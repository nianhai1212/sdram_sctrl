==> flow/design.v <==
module sdram_auto_ref ( sclk  ,
                        snrst ,
						initial_done ,
						aref_en ,
						aref_req ,
						ref_done ,
						aref_cmd	  ,
						sdram_addr    
						);
	input sclk  ;
	input snrst ;	
	input initial_done ;
	input aref_en  ;					
	output aref_req ;					
	output ref_done ;					
	output reg [ 3:0] aref_cmd	  ;					
	output [12:0] sdram_addr   ;					
	localparam  DELAY15US	=	'd600 ;
	localparam  CMD_AFRE    =   4'b0001 ;
	localparam  CMD_NOP     =   4'b0111 ;
	localparam  CMD_PRECHAR =   4'b0010 ;
	reg [ 3:0] cmd_cnt ;
	reg [ 9:0] ref_cnt ;
	always@( posedge sclk or negedge snrst )
	begin
		if( ~snrst ) 
			ref_cnt <= 10'b0 ;
		else if( ref_cnt >= DELAY15US )
			ref_cnt <= 10'b0 ;
		else if( initial_done )
			ref_cnt <= ref_cnt + 1'b1 ;
	end
	assign aref_req = ( ref_cnt >= DELAY15US )?1'b1:1'b0 ;
	reg flag_aref ;
	always@( posedge sclk or negedge snrst )
	begin
		if( ~snrst )
			flag_aref <= 1'b0 ;
 		else if( ref_done )
			flag_aref <= 1'b0 ; 
		else if( aref_en )
			flag_aref <= 1'b1 ;
	end
	always@( posedge sclk or negedge snrst )
	begin
		if( ~snrst )
			cmd_cnt <= 4'b0 ;
		else if( flag_aref )
			cmd_cnt <= cmd_cnt + 1'b1 ;
		else 
			cmd_cnt <= 4'b0 ;
	end
	always@( posedge sclk or negedge snrst )
	begin
		if( ~snrst )
			aref_cmd <= CMD_NOP ;
		else begin
			case( cmd_cnt )
				1: aref_cmd <= CMD_AFRE ;
				2: aref_cmd <= CMD_PRECHAR    ;
				default:aref_cmd <= CMD_NOP ;
			endcase 
		end 
	end 
	assign sdram_addr = 13'b0_0100_0000_0000 ;
	assign ref_done   = ( cmd_cnt >= 4'd3 )?1'b1:1'b0 ;
endmodule
module sdram_ctrl_top (	sclk	,
						snrst   ,
						Dq		, 
						Addr	, 
						Ba		, 
						Clk	, 
						Cke	, 
						Cs_n	, 
						Ras_n	, 
						Cas_n	, 
						We_n	, 
						Dqm
						);
	input		  sclk  ;
	input		  snrst ;
	output [15:0] Dq	; 
	output [12:0] Addr	; 
	output [ 1:0] Ba	; 
	output Clk		; 
	output Cke		; 
	output Cs_n		; 
	output Ras_n	; 
	output Cas_n	; 
	output We_n		; 
	output [1:0] Dqm ;
	assign Clk  = ~sclk ;
	wire [3:0] cmd_init ;	
	wire [12:0] addr_init ;
	wire init_done_w ;
	sdram_initialization sdram_initialization_init(	.sclk		(sclk ),
													.snrst		(snrst),
													.cke		(Cke  ),
													.cmd		(cmd_init  ),
													.mod_config	(addr_init ),
													.init_done  (init_done_w)
													);
	wire refresh_req ;
	reg  en_refresh  ;
	wire refresh_done ;	
	wire [3:0] cmd_aref ;
	wire [12:0] addr_aref ;	
	sdram_auto_ref sdram_auto_ref_int ( .sclk  (sclk ),
                        .snrst (snrst),
						.initial_done (init_done_w),
						.aref_en (en_refresh),
						.aref_req ( refresh_req ),
						.ref_done ( refresh_done),
						.aref_cmd	  ( cmd_aref  ),
						.sdram_addr   ( addr_aref ) 
						);
	localparam	IDLE	=	5'b0_0001	,
				ARBIT	=	5'b0_0010	,
				AFRE	=	5'b0_0100	;
	reg	[4:0]	current_state	;
	always@( posedge sclk or negedge snrst )
	begin
		if( ~snrst )begin
			current_state <= IDLE ;
		end
		else begin
			case( current_state )
				IDLE :begin
					if( init_done_w ) begin
						current_state <= ARBIT ;
					end
					else begin
						current_state <= IDLE ;
					end 
				end 
				ARBIT :begin
					if( en_refresh ) begin
						current_state <= AFRE ;
					end
					else begin
						current_state <= ARBIT ;
					end 
				end 
				AFRE :begin
					if( refresh_done )
						current_state <= ARBIT ;
					else 
						current_state <= AFRE  ;
				end 
			endcase
		end 
	end 
	always@( posedge sclk or negedge snrst )
	begin
		if( ~snrst ) 
			en_refresh <= 1'b0 ;
		else if( current_state == ARBIT && refresh_req )
			en_refresh <= 1'b1 ;
		else 
			en_refresh <= 1'b0 ;
	end 
	assign { Cs_n, Ras_n, Cas_n, We_n }= ( current_state == IDLE )?cmd_init:cmd_aref ;	
	assign Addr = (  current_state == IDLE  )? addr_init:addr_aref ;
endmodule 
module sdram_initialization (	sclk		,
								snrst		,
								cke			,
								cmd			,
								mod_config	,
								init_done
								);
	input sclk		;
	input snrst		;
	output	reg			cke			;
	output	reg [ 3:0]	cmd	       	;							
	output	reg [12:0]	mod_config 	;							
	output	     		init_done	;						
	localparam	CMD_NOP			=	4'b0111,							
	            CMD_ACTIVE		=	4'b0011,  					
	            CMD_READ		=	4'b0101,						
	            CMD_WRITE		=	4'b0100,						
	            CMD_BT			=	4'b0110,				 
	            CMD_PRCH		=	4'b0010,				 
	            CMD_AR_or_SR	=	4'b0001,				 
	            CMD_LMR			=	4'b0000;				 
	localparam	MODE_REG	=	13'b0_0000_0010_0010 ;   
	localparam	PRECHAR_ALL =   13'b0_0100_0000_0000 ;   
	localparam	CNT200US	=	'd7999	; 
	localparam	IDLE					=   6'b000001,
				NOP_AFTER_DELAY			=	6'b000010,
				PRECHAR					=   6'b000100,
				AUTO_REF				=   6'b001000,
				LMR						=	6'b010000,
				ST_init_done_reg			=	6'b100000;
	reg	[ 5:0]	current_state	;
	reg	[15:0]	cnt_cmd	;
	reg init_done_reg ;
	assign init_done = init_done_reg ;
	always@( posedge sclk or negedge snrst )
	begin
		if( ~snrst ) begin
			current_state		<= IDLE    ;
			cmd			<= CMD_NOP ;
			mod_config	<=	13'b0  ;
			init_done_reg   <=  1'b0   ;
			cnt_cmd     <=  16'b0  ;
		end
		else begin
			case( current_state )
				IDLE:begin
					cmd			<=	CMD_NOP	;
					mod_config	<=	13'b0 	;
					init_done_reg   <=  1'b0    ;
					if( cnt_cmd == CNT200US ) begin
						current_state	<=	NOP_AFTER_DELAY;
						cnt_cmd	<=	16'b0 ;
					end
					else begin
						current_state	<=	IDLE	;
						cnt_cmd			<=	cnt_cmd + 1'b1	;
					end 
				end
				NOP_AFTER_DELAY:begin
					cmd			<=	CMD_NOP	;
					mod_config  <=  13'b0   ;
					if( cnt_cmd == 13'd1 ) begin
						current_state	<= PRECHAR ;
						cnt_cmd			<=  cnt_cmd + 1'b1 ;
					end
					else if( cnt_cmd == 13'd2 )begin
						current_state	<=	AUTO_REF ;
						cnt_cmd			<=  cnt_cmd + 1'b1 ;
					end
					else if( cnt_cmd == 13'd5 )begin
						current_state	<=	AUTO_REF ;
						cnt_cmd			<=  cnt_cmd + 1'b1 ;
					end
					else if( cnt_cmd == 13'd9 )begin
						current_state	<=	LMR 	;
						cnt_cmd			<=  cnt_cmd + 1'b1 ;
					end 
					else if( init_done_reg ) begin
						current_state	<=	NOP_AFTER_DELAY	;
						cnt_cmd			<=	16'd0			;
					end
					else begin
						current_state	<=	NOP_AFTER_DELAY	;
						cnt_cmd			<=	cnt_cmd + 1'b1 ;
					end 
				end 
				PRECHAR:begin
					current_state	<=	NOP_AFTER_DELAY	;
					cmd				<=	CMD_PRCH		;
					mod_config		<=	PRECHAR_ALL		;	
				end
				AUTO_REF:begin
					current_state	<=	NOP_AFTER_DELAY	;
					cmd				<=	CMD_AR_or_SR	;
					mod_config		<=	13'b0			;
				end 
				LMR:begin
					current_state	<=	ST_init_done_reg	;
					cmd				<=	CMD_LMR 	;
					mod_config		<=	MODE_REG	;
				end 
				ST_init_done_reg:begin
					current_state	<=	NOP_AFTER_DELAY	;
					init_done_reg		<=	1'b1		;
					cmd				<=	CMD_NOP 	;
					mod_config		<=	13'b0		;
				end 
				default:begin
					current_state		<= IDLE    ;
					cmd					<= CMD_NOP ;
					mod_config			<=	13'b0  ;
					init_done_reg   		<=  1'b0   ;
				end 
			endcase 
		end 
	end 
	always@( posedge sclk or negedge snrst )
	begin
		if( ~snrst )
			cke	<= 1'b0 ;
		else if( current_state == IDLE && cnt_cmd == 16'd6000 )
			cke <= 1'b1 ;
		else 
			cke <= cke  ;
	end
endmodule 
From RTL to reports: sdram_ctrl_top. The steps from the RTL of sdram_ctrl_top to its reports follow in flow order. Lines are those of the file above, counted from 1. Operators: Yosys type, input widths -> output width; for muxes data width and select width s. Library cell names are shortened. A cell with -- has no value.

Design top: sdram_ctrl_top. Clock input: sclk. Standard-cell library: sky130hd. Library corner: tt_025C_1v80.

Word level. Source: Yosys, flattened and elaborated, memories not mapped. Widths are those after wreduce. Registers that Yosys merges into a memory's read port (data or address) are not register bits. Print and check cells do not count. Equal cells are merged and count once.

The figure for input bits is 2. Under elaborated cells stands 74. Under flip-flop bits (word level) stands 66. Under output and inout port bits stands 39.

The figure for reductions and logical operators is 8. The entry for eq/ne operators reads 17. The figure for mux-type cells is 31. The figure for bitwise operators is 1. The entry for magnitude comparators reads 2. For $add $sub $neg the number is 3.

Operators by type and width (count): $mux 16 (6); $eq 16x13->1 const B (2); $pmux 16 s2 (1); $pmux 6 s4 (1); $pmux 11 s2 (1); $mux 10 (2); $mux 6 (3); $add 16x1->16 const B (1); $eq 16x1->1 const B (1); $eq 16x2->1 const B (1); $eq 16x3->1 const B (1); $eq 16x4->1 const B (1); $pmux 5 s3 (1); $mux 13 (1); $add 10x1->10 const B (1); $ge 10x10->1 const B (1); $pmux 3 s3 (1); $mux 4 (2); $reduce_bool 2->1 (3); $eq 6x1->1 const B (1); $eq 6x2->1 const B (1); $eq 6x3->1 const B (1); $eq 6x4->1 const B (1); $eq 6x5->1 const B (1); $eq 6x6->1 const B (1); $pmux 3 s2 (1); $mux 3 (2); $eq 5x1->1 const B (1).

Other operator kinds: 15; their cells: 21.

Longest topological paths. Depth = most cells in a row (Yosys ltp): at word level without a register or memory, in the mapped netlist without a sequential cell, where the memories' decode and read muxes count.

Under word-level depth stands 7. The entry for ABC_AREA reads 0. The entry for depth in mapped cells reads 8. Under mapped depth without buffers stands 7.

After synthesis. The flow's flattened synthesis, as Yosys stat reports it; memories are mapped. The netlist is that of the ABC_AREA named above (0 if unset); the other value can give another one. The area totals of this step are shown rounded.

Cell types: dfrtp_1 (count 43, area in all 1.08E+03 µm²); buf_4 (count 34, area in all 255.245 µm²); dfstp_2 (count 8, area in all 210.202 µm²); ha_1 (count 9, area in all 112.608 µm²); nor2_1 (count 27, area in all 101.347 µm²); xnor2_1 (count 9, area in all 78.826 µm²); nand3_1 (count 15, area in all 75.072 µm²); xor2_1 (count 8, area in all 70.067 µm²); nand2_1 (count 16, area in all 60.058 µm²); mux2_2 (count 4, area in all 45.043 µm²); nand4_1 (count 7, area in all 43.792 µm²); nor3_1 (count 8, area in all 40.038 µm²); inv_1 (count 10, area in all 37.536 µm²); buf_6 (count 3, area in all 33.782 µm²); and2_1 (count 5, area in all 31.28 µm²); and3_1 (count 5, area in all 31.28 µm²); nor2b_1 (count 5, area in all 31.28 µm²); mux2i_1 (count 3, area in all 30.029 µm²).

Other cell types: 35; their cells: 61.

The entry for buffer cells reads 43. Under flip-flop cells stands 51. For sequential area the number is 0.001286 mm². Under standard cells after synthesis stands 280. For chip area (Yosys) the number is 0.00281 mm².

The figures by module come from a second, unflattened synthesis with its own total; it is not the netlist above.

Under cells (unflattened synthesis) stands 313. Area (unflattened synthesis): 0.003089 mm².

Rows give one instance, submodules left out.

By module: sdram_initialization (area 0.001544 mm², sequential area 0.0007307 mm², cells 164, instances 1); sdram_auto_ref (area 0.0009922 mm², sequential area 0.0004542 mm², cells 96, instances 1); sdram_ctrl_top (area 0.000553 mm², sequential area 0.0001013 mm², cells 53, instances 1).

Below are 2 stored runs of the flow (Yosys, OpenROAD; platform sky130hd) on sdram_ctrl_top, each with its settings and what was measured, unordered. Constraints: input delay and output delay 20% of the set period each, output load 0.01 pF. By "reached clock period" is meant the clock period of the run minus its worst setup slack. This is arithmetic on one report: input and output delays are still those of the set period (20% each). "allowed time less slack (worst setup path)" is the time allowed to the run's worst setup path (the clock period less input and output delay, where it has them) less its slack. Clock arrival times count: a late capture clock shortens it, a late launch clock lengthens it. The results are shown rounded.

Entry A has these settings: period_ns 1.66; CORE_UTILIZATION 72; SETUP_SLACK_MARGIN 0.4; PLACE_DENSITY_LB_ADDON 0.25; HOLD_SLACK_MARGIN 0.12; CORE_ASPECT_RATIO 1.91; CELL_PAD_IN_SITES_DETAIL_PLACEMENT 1; TNS_END_PERCENT 5; ABC_AREA 0; CTS_CLUSTER_DIAMETER 311; CAP_MARGIN 20; CORE_MARGIN 2; SLEW_MARGIN 20. Outcome: not finished: placement ended with error DPL-0033.

Entry B has these settings: period_ns 2.22; CORE_UTILIZATION 25; SETUP_SLACK_MARGIN -0.21; PLACE_DENSITY_LB_ADDON 0.13; TNS_END_PERCENT 50; GPL_TIMING_DRIVEN 0; CTS_CLUSTER_DIAMETER 320; MIN_ROUTING_LAYER met1; MAX_ROUTING_LAYER met5; CAP_MARGIN 20; CORE_MARGIN 2; SLEW_MARGIN 20. The utilization in the final report stands at 0.301. The die area is 0.0121 mm². The reached clock period stands at 2.212 ns. For the setup slack of the worst path the run shows 0.008 ns. The allowed time less slack (worst setup path) stands at 1.77 ns. Class of the worst setup path: reg2out. The cell area after synthesis stands at 0.00281 mm².
