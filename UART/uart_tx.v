==> flow/design.v <==
module uart_tx (	sysclk		,
					nrst		,
					datain		,
					flag_tx		,
					rs232_tx	,
					tx_done		
					);
	input sysclk	;
	input nrst		;
	input [7:0] datain	;
	input flag_tx		;
	output reg rs232_tx	;
	output reg tx_done	;
	localparam	IDLE    =  2'b01 ,
				CNT_GEN =  2'b10 ;
	reg [ 1:0] current_state ;
	reg [ 3:0] bit_cnt       ;
	reg [15:0] sample_cnt   ;
	reg 	   flag_tx_busy ;
	always@( posedge sysclk )
	begin
		if( ~nrst ) begin
			current_state <= IDLE ;
			bit_cnt       <= 4'b0 ;
			sample_cnt    <= 16'b0;
			flag_tx_busy  <= 1'b0 ;
			tx_done		  <= 1'b0 ;
		end 
		else begin
			case( current_state )
				IDLE:begin
					tx_done <= 1'b0 ;
					if( flag_tx )begin
						current_state <= CNT_GEN ;
						bit_cnt       <= 4'b0    ;
						sample_cnt    <= 16'b0   ;
						flag_tx_busy  <= 1'b0    ;
					end
					else begin
						current_state <= IDLE    ;
						bit_cnt       <= 4'b0    ;
						sample_cnt    <= 16'b0   ;
						flag_tx_busy  <= 1'b0    ;
					end 
				end
				CNT_GEN:begin
					if ( bit_cnt == 4'd9 && sample_cnt == 16'd5208 ) begin
						current_state 	<= IDLE 	;
						bit_cnt 		<= 4'd0 	;
						sample_cnt 		<= 16'd0 	;
						flag_tx_busy    <= 1'b0     ;
						tx_done         <= 1'b1     ;
					end 
					if( sample_cnt == 16'd5208 ) begin
						sample_cnt 	<= 16'b0 ;
						bit_cnt 	<= bit_cnt + 1'b1 	;
					end 
					else begin
						sample_cnt <= sample_cnt + 1'b1 ;
					end 
				end 
			endcase 
		end 
	end 
	reg flag_rs232_tx ;
	always@( posedge sysclk )
	begin
		if( ~nrst )
			flag_rs232_tx <= 1'b0 ;
		else if( sample_cnt == 16'd1 )
			flag_rs232_tx <= 1'b1 ;
		else 
			flag_rs232_tx <= 1'b0 ;
	end 
	always@ ( posedge sysclk )
	begin
		if( ~nrst ) begin
			rs232_tx <= 1'b1 ;
		end 
		else if( flag_rs232_tx ) begin
			case( bit_cnt )
				4'd0: rs232_tx <= 1'b0 ;
				4'd1: rs232_tx <= datain[0];
				4'd2: rs232_tx <= datain[1];
				4'd3: rs232_tx <= datain[2];
				4'd4: rs232_tx <= datain[3];
				4'd5: rs232_tx <= datain[4];
				4'd6: rs232_tx <= datain[5];
				4'd7: rs232_tx <= datain[6];
				4'd8: rs232_tx <= datain[7];
				4'd9: rs232_tx <= 1'b1 ;
				default:rs232_tx <= 1'b1 ;
			endcase
		end 
	end
endmodule
[Reports on uart_tx]
Tool output for the design above, in the order of the flow.
Line numbers count from 1 in the design file above.
Operators: Yosys type, input widths -> output width; for muxes data width and select width s.
Cell names lack the library's common part.
Not given: --
Set-up
  top module: uart_tx
  clock: sysclk
  library: sky130hd
  timing corner: tt_025C_1v80

[Word level]
Yosys after proc, flatten, opt, wreduce and memory -nomap, before mapping. Memory bits, and registers merged into a memory's read port (data or address), are not among the register bits. Print and check cells are not counted. Equal cells are merged and count once.
Storage and ports
  input bits: 11
  flip-flop bits (word level): 25
  elaborated cells: 40
  output and inout port bits: 2
Operators by class
  equal/unequal tests: 15
  reductions and logical operators: 5
  muxes and demuxes: 12
  $add $sub $neg: 2
Operator list (count)
  $pmux 16 s2: 1
  $add 16x1->16 const B: 1
  $eq 16x1->1 const B: 1
  $eq 16x13->1 const B: 1
  $eq 4x3->1 const B: 4
  $mux 16: 1
  $pmux 1 s9: 1
  $eq 4x2->1 const B: 2
  $eq 4x4->1 const B: 2
  $pmux 4 s2: 1
  $mux 4: 2
  $reduce_and 2->1: 2
  $add 4x1->4 const B: 1
  $eq 4x1->1 const B: 1
  $logic_not 4->1: 1
  $pmux 2 s2: 1
  $mux 2: 2
  $ne 3x3->1 const B: 1
  $eq 2x1->1 const B: 1
  $eq 2x2->1 const B: 1
  $ne 2x2->1 const B: 1
  $reduce_bool 2->1: 1
  $pmux 1 s2: 1
  $mux 1: 2
  $logic_and 1x1->1: 1

[Depth]
Depth = most cells in a row (Yosys ltp): at word level without a register or memory, in the mapped netlist without a sequential cell, where the memories' decode and read muxes count.
Depth
  word-level depth: 5
  ABC_AREA: 0
  mapped depth: 8
  depth with buffers taken out: 7

[After synthesis]
The flow's flattened synthesis, as Yosys stat reports it; memories are mapped. The netlist is that of the ABC_AREA named above (0 if unset); the other value can give another one.
Cell types
  dfxtp_1: count 25, total area 500.48 µm²
  ha_1: count 7, total area 87.584 µm²
  a21oi_1: count 13, total area 65.062 µm²
  nor3_1: count 11, total area 55.053 µm²
  o21ai_0: count 11, total area 55.053 µm²
  a21o_1: count 7, total area 52.55 µm²
  inv_1: count 11, total area 41.29 µm²
  nand2_1: count 10, total area 37.536 µm²
  nor2_1: count 10, total area 37.536 µm²
  nor4_2: count 3, total area 37.536 µm²
  and3_1: count 5, total area 31.28 µm²
  nand4_1: count 5, total area 31.28 µm²
  nand3_1: count 6, total area 30.029 µm²
  nor3b_1: count 4, total area 30.029 µm²
  nor4bb_4: count 1, total area 25.024 µm²
  buf_6: count 2, total area 22.522 µm²
  o21a_1: count 3, total area 22.522 µm²
  o311a_1: count 2, total area 20.019 µm²
Other cell types: 24; their cells: 39.
Synthesis totals
  sequential part of the area: 500.5 µm²
  mapped cells: 175
  buffers: 8
  chip area (Yosys): 1461.4 µm²
  flip-flops: 25

[Timing after synthesis]
Source: OpenSTA report_checks on the synthesized netlist (no wires, ideal clock, input and output delay 20% of the period each), path of least setup slack; recovery checks are left aside. Register names are those of the netlist, which keeps one name where synthesis merged equal registers.
Timing post-synthesis
  path type: flip-flop to flip-flop
  start: register sample_cnt[0]
  end: register sample_cnt[5]
  driving pins on the path: 9
  slack: 0.271 ns
  data arrival time: 1.635 ns
  setup time: 0.074 ns
  launch time at the first pin: 0.000 ns
  period: 1.98 ns
  path delay: 1.709 ns
  data required time: 1.906 ns
  buffers on the path: 1
  synthesis period reached: 1.709 ns
"path delay" is the arrival time less input delay plus setup time.
"driving pins on the path": output pins that drive a net of the path, with the launching flip-flop's if there is one; two outputs of one cell count as two.
"synthesis period reached" = period - worst setup slack (recovery checks aside). The figure is calculated, with input and output delays left at 20% of the set period.
The rows between start and end are the longest chain of elaborated cells between them; the timing report does not say that the signal goes this way. Where chains are equally long, one stands for them.
A line is the first line of the expression or statement that the cell stems from. Yosys adds cells for indexed reads and writes and turns some case tables into memories.
A register here has more assigning lines than the two given.
On the way, post-synthesis
  cell sequence: dfxtp_1 > inv_1 > ha_1 > and4_1 > nand4_1 > nand3_1 > buf_4 > or3_1 > o21ai_0
  length of the longest elaborated chain: 3
  elaborated cells between the ends (all ways): 4
  those cells by class: add/sub (1); eq/ne (1); mux (2)
RTL lines, path post-synthesis
  from (decl): RTL line 18  | reg [15:0] sample_cnt ;
  from (assign): RTL line 25  | sample_cnt <= 16'b0;
  from (assign): RTL line 59  | sample_cnt <= sample_cnt + 1'b1 ;
  $add 16x1->16: RTL line 59
  $mux 16: RTL line 54  | if( sample_cnt == 16'd5208 ) begin
  $pmux 16 s2: RTL line 30  | case( current_state )
  to (assign): RTL line 25
  to (assign): RTL line 59
  to (decl): RTL line 18

[Path in the finished layout]
From the final timing report of flow run A: the path of least setup slack in the routed layout; clock arrival at registers is part of the times.
Timing after layout
  path type: flip-flop to flip-flop
  start: register sample_cnt[1]
  end: register sample_cnt[9]
  launch time at the first pin: 0.32 ns
  slack: 0.11 ns
  data arrival time: 2.10 ns
  period: 1.98 ns
  driving pins on the path: 9
  setup time: 0.08 ns
  data required time: 2.21 ns
  buffers on the path: 1
The rows between start and end are the longest chain of elaborated cells between them; the timing report does not say that the signal goes this way. Where chains are equally long, one stands for them.
A register here has more assigning lines than the two given.
On the way, after layout
  cell sequence: dfxtp_1 > inv_1 > ha_1 > and4_1 > and4_4 > nor2_1 > buf_4 > a21o_1 > a21o_1
  length of the longest elaborated chain: 3
  elaborated cells between the ends (all ways): 4
  those cells by class: add/sub (1); eq/ne (1); mux (2)
RTL lines, path after layout
  from (decl): RTL line 18  | reg [15:0] sample_cnt ;
  from (assign): RTL line 25  | sample_cnt <= 16'b0;
  from (assign): RTL line 59  | sample_cnt <= sample_cnt + 1'b1 ;
  $add 16x1->16: RTL line 59
  $mux 16: RTL line 54  | if( sample_cnt == 16'd5208 ) begin
  $pmux 16 s2: RTL line 30  | case( current_state )
  to (assign): RTL line 25
  to (assign): RTL line 59
  to (decl): RTL line 18

FLOW RESULTS
============

Design uart_tx on sky130hd. What follows are 2 stored runs of the flow, each under its own settings; their order means nothing. The constraints put input and output delay at 20% of the set period each and load the outputs with 0.01 pF.
"achieved clock period": clock period set for the run, less the worst setup slack. It is reckoned from that one timing run; input and output delays stay at 20% of the period that was set.
By "worst setup path time" is meant the share of the clock period that the worst setup path is allowed (20% is reserved at inputs, 20% at outputs), minus its slack. Clock arrival times at its registers enter into it.
"power" is the tool's figure for a default switching activity; nothing was simulated.
[flow run A] settings: period_ns=1.98, CORE_UTILIZATION=41, CAP_MARGIN=20, CORE_MARGIN=2, SLEW_MARGIN=20
[flow run A] result: chip area after synthesis (Yosys) 1461.4 µm², die area 4057.7 µm², standard-cell area of the final layout 1690.4 µm², utilization 49.9%, worst setup slack after layout 0.115 ns, total negative slack 0.000 ns, worst hold slack 0.477 ns, power 0.8649 mW, achieved clock period 1.865 ns, worst setup path time 1.87 ns, worst setup path kind flip-flop to flip-flop
[flow run B] settings: period_ns=2.21, CORE_UTILIZATION=37, PLACE_DENSITY_LB_ADDON=0.09, HOLD_SLACK_MARGIN=-0.01, CELL_PAD_IN_SITES_DETAIL_PLACEMENT=1, CAP_MARGIN=15, SLEW_MARGIN=15, CORE_MARGIN=2
[flow run B] result: chip area after synthesis (Yosys) 1461.4 µm², die area 4468.2 µm², standard-cell area of the final layout 1656.6 µm², utilization 44.6%, worst setup slack after layout 0.255 ns, total negative slack 0.000 ns, worst hold slack 0.469 ns, power 0.8433 mW, achieved clock period 1.955 ns, worst setup path time 1.95 ns, worst setup path kind flip-flop to flip-flop
