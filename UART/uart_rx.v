==> flow/design.v <==
module uart_rx (	sysclk		,
					nrst		,
					rs232_rx	,
					rx_done		,
					rx_data		
					);
	input sysclk ;
	input nrst   ;
	input rs232_rx ;
	output reg rx_done ;
	output reg [7:0] rx_data ;
	reg rs232_rx_d   ;
	reg rs232_rx_dd  ;
	reg rs232_rx_ddd ;
	always@( posedge sysclk )
	begin
		if( ~nrst ) begin
			rs232_rx_d   <= 1'b1 ;
		    rs232_rx_dd  <= 1'b1 ;
		    rs232_rx_ddd <= 1'b1 ;
		end
		else begin
			rs232_rx_d   <= rs232_rx    ;
		    rs232_rx_dd  <= rs232_rx_d  ;
		    rs232_rx_ddd <= rs232_rx_dd ;
		end 
	end
	wire rx_in ;
	assign rx_in = rs232_rx_ddd ;
	reg rx_falling_edge ;
	always@( posedge sysclk )
	begin
		if( ~nrst ) begin
			rx_falling_edge <= 1'b0 ;
		end
		else if( ~rs232_rx_dd & rs232_rx_ddd )begin
			rx_falling_edge <= 1'b1 ;
		end 
		else begin
			rx_falling_edge <= 1'b0 ;
		end 
	end
	localparam  IDLE	= 2'b01 ,
				CNT_GEN = 2'b10 ;
	reg [ 1:0] current_state ;
	reg [15:0] sample_cnt    ;
	reg [ 3:0] bit_cnt       ;
	reg  	   flag_rx_busy  ;
	always@( posedge sysclk )
	begin
		if( ~nrst ) begin
			current_state <= IDLE ;
			flag_rx_busy  <= 1'b0 ;
			sample_cnt    <= 16'b0 ;
			bit_cnt       <= 4'b0  ;
			rx_done       <= 1'b0  ;
		end
		else begin
			case( current_state )
				IDLE:begin
					rx_done       <= 1'b0  ;
					if( rx_falling_edge ) begin
						current_state <= CNT_GEN ;
						sample_cnt    <= 16'b0   ;
						bit_cnt       <= 4'b0    ;
						flag_rx_busy  <= 1'b1    ;
					end
					else begin
						current_state <= IDLE  ;
						sample_cnt    <= 16'b0 ;
						bit_cnt       <= 4'b0  ;
						flag_rx_busy  <= 1'b0  ;
					end 
				end 
				CNT_GEN:begin
					if ( bit_cnt == 4'd8 && sample_cnt == 16'd5208 ) begin
						current_state 	<= IDLE 	;
						bit_cnt 		<= 4'd0 	;
						sample_cnt 		<= 16'd0 	;
						flag_rx_busy    <= 1'b1     ;
						rx_done         <= 1'b1	    ;
					end 
					if( sample_cnt == 16'd5208 ) begin
						sample_cnt 	<= 16'b0 ;
						bit_cnt 	<= bit_cnt + 1'b1 	;
					end 
					else begin
						sample_cnt <= sample_cnt + 1'b1 ;
					end 
				end 
			endcase
		end 
	end
	reg flag_samle ;
	always@( posedge sysclk )
	begin
		if( ~nrst ) begin
			flag_samle <= 1'b0 ;
		end
		else if ( sample_cnt == 2604 ) begin
			flag_samle <= 1'b1 ;
		end 
		else begin
			flag_samle <= 1'b0 ;
		end
	end
	reg [8:0] cash_rxdata ;
	always@( posedge sysclk )
	begin
		if( ~nrst ) begin
			cash_rxdata <= 9'b0 ;
		end
		else if ( flag_samle ) begin
			cash_rxdata <= { rx_in,cash_rxdata[8:1] };
		end
		else begin
			cash_rxdata <= cash_rxdata ;
		end
	end
	always@( posedge sysclk )
	begin
		if( ~nrst ) 
			rx_data <= 8'b0 ;
		else if ( rx_done ) 
			rx_data <= cash_rxdata[8:1] ;
		else 
			rx_data <= rx_data ;
	end
endmodule 
# [Reports on uart_rx]
# The steps from the RTL of uart_rx to its reports follow in flow order.
# Lines are those of the file above, counted from 1.
# Cell names lack the library's common part.
# A cell with n/a has no value.
[inputs] top="uart_rx" clk_port="sysclk" library="sky130hd" corner="tt_025C_1v80"

# [Elaborated design]
# Source: Yosys, flattened and elaborated, memories not mapped. Widths are those after wreduce. Registers that Yosys merges into a memory's read port (data or address) are not register bits. Print and check cells do not count. Equal cells are merged and count once.
[word_totals] regBits=45 inputBits=3 out_inout_bits=9 wordCells=38
[classes] addsub=2 eq_ne=7 n_mux=12 logic=2 reduce_and_logical=4
[op_table] operator="16-bit parallel mux with 2-bit select" count=1
[op_table] operator="16-bit by 1-bit adder with 16-bit output with constant B" count=1
[op_table] operator="16-bit by 12-bit == test with 1-bit output with constant B" count=1
[op_table] operator="16-bit by 13-bit == test with 1-bit output with constant B" count=1
[op_table] operator="16-bit 2-to-1 mux" count=1
[op_table] operator="4-bit parallel mux with 2-bit select" count=1
[op_table] operator="4-bit 2-to-1 mux" count=2
[op_table] operator="2-bit AND reduction" count=2
[op_table] operator="4-bit by 1-bit adder with 4-bit output with constant B" count=1
[op_table] operator="4-bit == test with constant B" count=1
[op_table] operator="2-bit parallel mux with 2-bit select" count=1
[op_table] operator="2-bit 2-to-1 mux" count=2
[op_table] operator="3-bit inequality test with constant B" count=1
[op_table] operator="1-bit 2-to-1 mux" count=3
[op_table] operator="2-bit by 1-bit == test with 1-bit output with constant B" count=1
[op_table] operator="2-bit == test with constant B" count=1
[op_table] operator="2-bit inequality test with constant B" count=1
[op_table] operator="2-bit nonzero test" count=1
[op_table] operator="1-bit parallel mux with 2-bit select" count=1
[op_table] operator="1-bit AND" count=1
[op_table] operator="1-bit logical AND" count=1
[op_table] operator="1-bit NOT" count=1

# [Logic depth]
# Yosys ltp: most cells in a row. Word level: on the elaborated netlist, between registers, memories and ports. Mapped: between sequential cells and ports; inverters and the memories' decode and read muxes count.
[depth] word_depth=5 ABC_AREA=0 ltp_mapped=8

# [Mapped cells and area]
# The flow's flattened synthesis, as Yosys stat reports it; memories are mapped. The netlist is that of the ABC_AREA named above (0 if unset); the other value can give another one.
# The area totals of this step are shown rounded.
[mapped] cells=220 area_um2=2080 flip_flops=44
[types] type="dfxtp_1" count=44 area_total_um2=880.845
[types] type="mux2i_1" count=18 area_total_um2=180.173
[types] type="nor2b_1" count=19 area_total_um2=118.864
[types] type="nand3_1" count=17 area_total_um2=85.082
[types] type="a31oi_1" count=11 area_total_um2=68.816
[types] type="ha_1" count=4 area_total_um2=50.048
[types] type="nand2_1" count=12 area_total_um2=45.043
[types] type="inv_1" count=11 area_total_um2=41.29
[types] type="nand2b_1" count=6 area_total_um2=37.536
[types] type="nand4_1" count=5 area_total_um2=31.28
[types] type="a21boi_1" count=4 area_total_um2=30.029
[types] type="and4_1" count=3 area_total_um2=26.275
[types] type="clkbuf_1" count=7 area_total_um2=26.275
[types] type="o311ai_1" count=3 area_total_um2=26.275
[types] type="nor4b_4" count=1 area_total_um2=23.773
[types] type="buf_6" count=2 area_total_um2=22.522
[types] type="and2_1" count=3 area_total_um2=18.768
[types] type="nor2_1" count=5 area_total_um2=18.768
# Not listed: further types 30, cells in them 45.

# [Path before layout]
# Path of least setup slack by OpenSTA after synthesis, without wires, with an ideal clock, recovery checks aside; 20% of the period is set as input and as output delay. Where synthesis merged equal registers, the netlist keeps one of their names.
[synth_path] path_type="flip-flop to flip-flop" from="register sample_cnt[0]" to="register bit_cnt[2]" tclk_ns=1.91 arrival_ns=1.559 required_ns=1.788 path_slack_ns=0.230 delay_ns=1.681 stages=9 synth_period_reached_ns=1.68
# "delay_ns" is the arrival time less input delay plus setup time.
# "stages": output pins that drive a net of the path, with the launching flip-flop's if there is one; two outputs of one cell count as two.
# "synth_period_reached_ns" is the clock period less the worst setup slack; recovery checks do not enter. This is arithmetic on one report: input and output delays are still those of the set period (20% each).
# Between the ends stands the longest chain of elaborated cells between them, by number of cells; it is not shown to be the way that was timed. Of several equally long chains one is given.
# Each line given opens the expression or statement behind the cell; cells for indexed reads and writes are added by Yosys, which also makes memories of some case tables.
# A register here has more assigning lines than the two given.
[synth_via] cell_sequence="dfxtp_1 inv_1 ha_1 nor4b_4 and4_4 buf_6 buf_8 a21oi_2 o311a_1" elab_chain_len=5
[synth_lines] item="start: declaration" line_no=46 source="reg [15:0] sample_cnt ;"
[synth_lines] item="start: assignment" line_no=54 source="sample_cnt <= 16'b0 ;"
[synth_lines] item="start: assignment" line_no=88 source="sample_cnt <= sample_cnt + 1'b1 ;"
[synth_lines] item="16-bit by 13-bit == test with 1-bit output" line_no=76 source="if ( bit_cnt == 4'd8 && sample_cnt == 16'd5208 ) begin"
[synth_lines] item="1-bit logical AND" line_no=76
[synth_lines] item="4-bit 2-to-1 mux" line_no=76
[synth_lines] item="4-bit 2-to-1 mux" line_no=83 source="if( sample_cnt == 16'd5208 ) begin"
[synth_lines] item="4-bit parallel mux with 2-bit select" line_no=59 source="case( current_state )"
[synth_lines] item="end: assignment" line_no=55 source="bit_cnt <= 4'b0 ;"
[synth_lines] item="end: assignment" line_no=85 source="bit_cnt <= bit_cnt + 1'b1 ;"
[synth_lines] item="end: declaration" line_no=47 source="reg [ 3:0] bit_cnt ;"

# [Timing after layout]
# From the final timing report of record 1: the path of least setup slack in the routed layout; clock arrival at registers is part of the times.
[layout_path] path_type="flip-flop to flip-flop" from="register sample_cnt[1]" to="register sample_cnt[11]" tclk_ns=1.79 arrival_ns=2.05 required_ns=2.03 path_slack_ns=-0.01 stages=8
# Between the ends stands the longest chain of elaborated cells between them, by number of cells; it is not shown to be the way that was timed. Of several equally long chains one is given.
# A register here has more assigning lines than the two given.
[layout_via] cell_sequence="dfxtp_1 inv_1 ha_1 nor4b_4 a41oi_2 buf_4 a31oi_1 mux2i_1" elab_chain_len=3
[layout_lines] item="start: declaration" line_no=46 source="reg [15:0] sample_cnt ;"
[layout_lines] item="start: assignment" line_no=54 source="sample_cnt <= 16'b0 ;"
[layout_lines] item="start: assignment" line_no=88 source="sample_cnt <= sample_cnt + 1'b1 ;"
[layout_lines] item="16-bit by 1-bit adder with 16-bit output" line_no=88
[layout_lines] item="16-bit 2-to-1 mux" line_no=83 source="if( sample_cnt == 16'd5208 ) begin"
[layout_lines] item="16-bit parallel mux with 2-bit select" line_no=59 source="case( current_state )"
[layout_lines] item="end: assignment" line_no=54
[layout_lines] item="end: assignment" line_no=88
[layout_lines] item="end: declaration" line_no=46

# Record of 2 stored runs of the RTL-to-layout flow on uart_rx, platform sky130hd. The runs are unordered. Constraints: input delay and output delay 20% of the set period each, output load 0.01 pF.
# "achieved_clock_period_ns" is the run's clock period less its worst setup slack. It is reckoned from that one timing run; input and output delays stay at 20% of the period that was set.
# By "power.total_uw" is meant OpenSTA's value without simulated activity: inputs other than the clock are taken to toggle once in ten clock periods, and the tool carries that through the logic.
# Results are given in rounded form.
run="record 1" settings period_ns=1.79 CORE_UTILIZATION=69 CAP_MARGIN=20 CORE_MARGIN=2 SLEW_MARGIN=20
run="record 1" results final_die_area_um2=3470 fin_ws_ns=-0.014 power.total_uw=1550 achieved_clock_period_ns=1.804 finalCellArea_um2=2320 setupTns_ns=-0.014 synth_chip_area_um2=2080
run="record 2" settings period_ns=1.36 CORE_UTILIZATION=68 PLACE_DENSITY_LB_ADDON=0.1 CORE_MARGIN=4 ABC_AREA=0 GPL_TIMING_DRIVEN=1 CTS_CLUSTER_SIZE=82 CAP_MARGIN=5 SLEW_MARGIN=30
run="record 2" outcome="stopped before the end: routing reported DPL-0038"
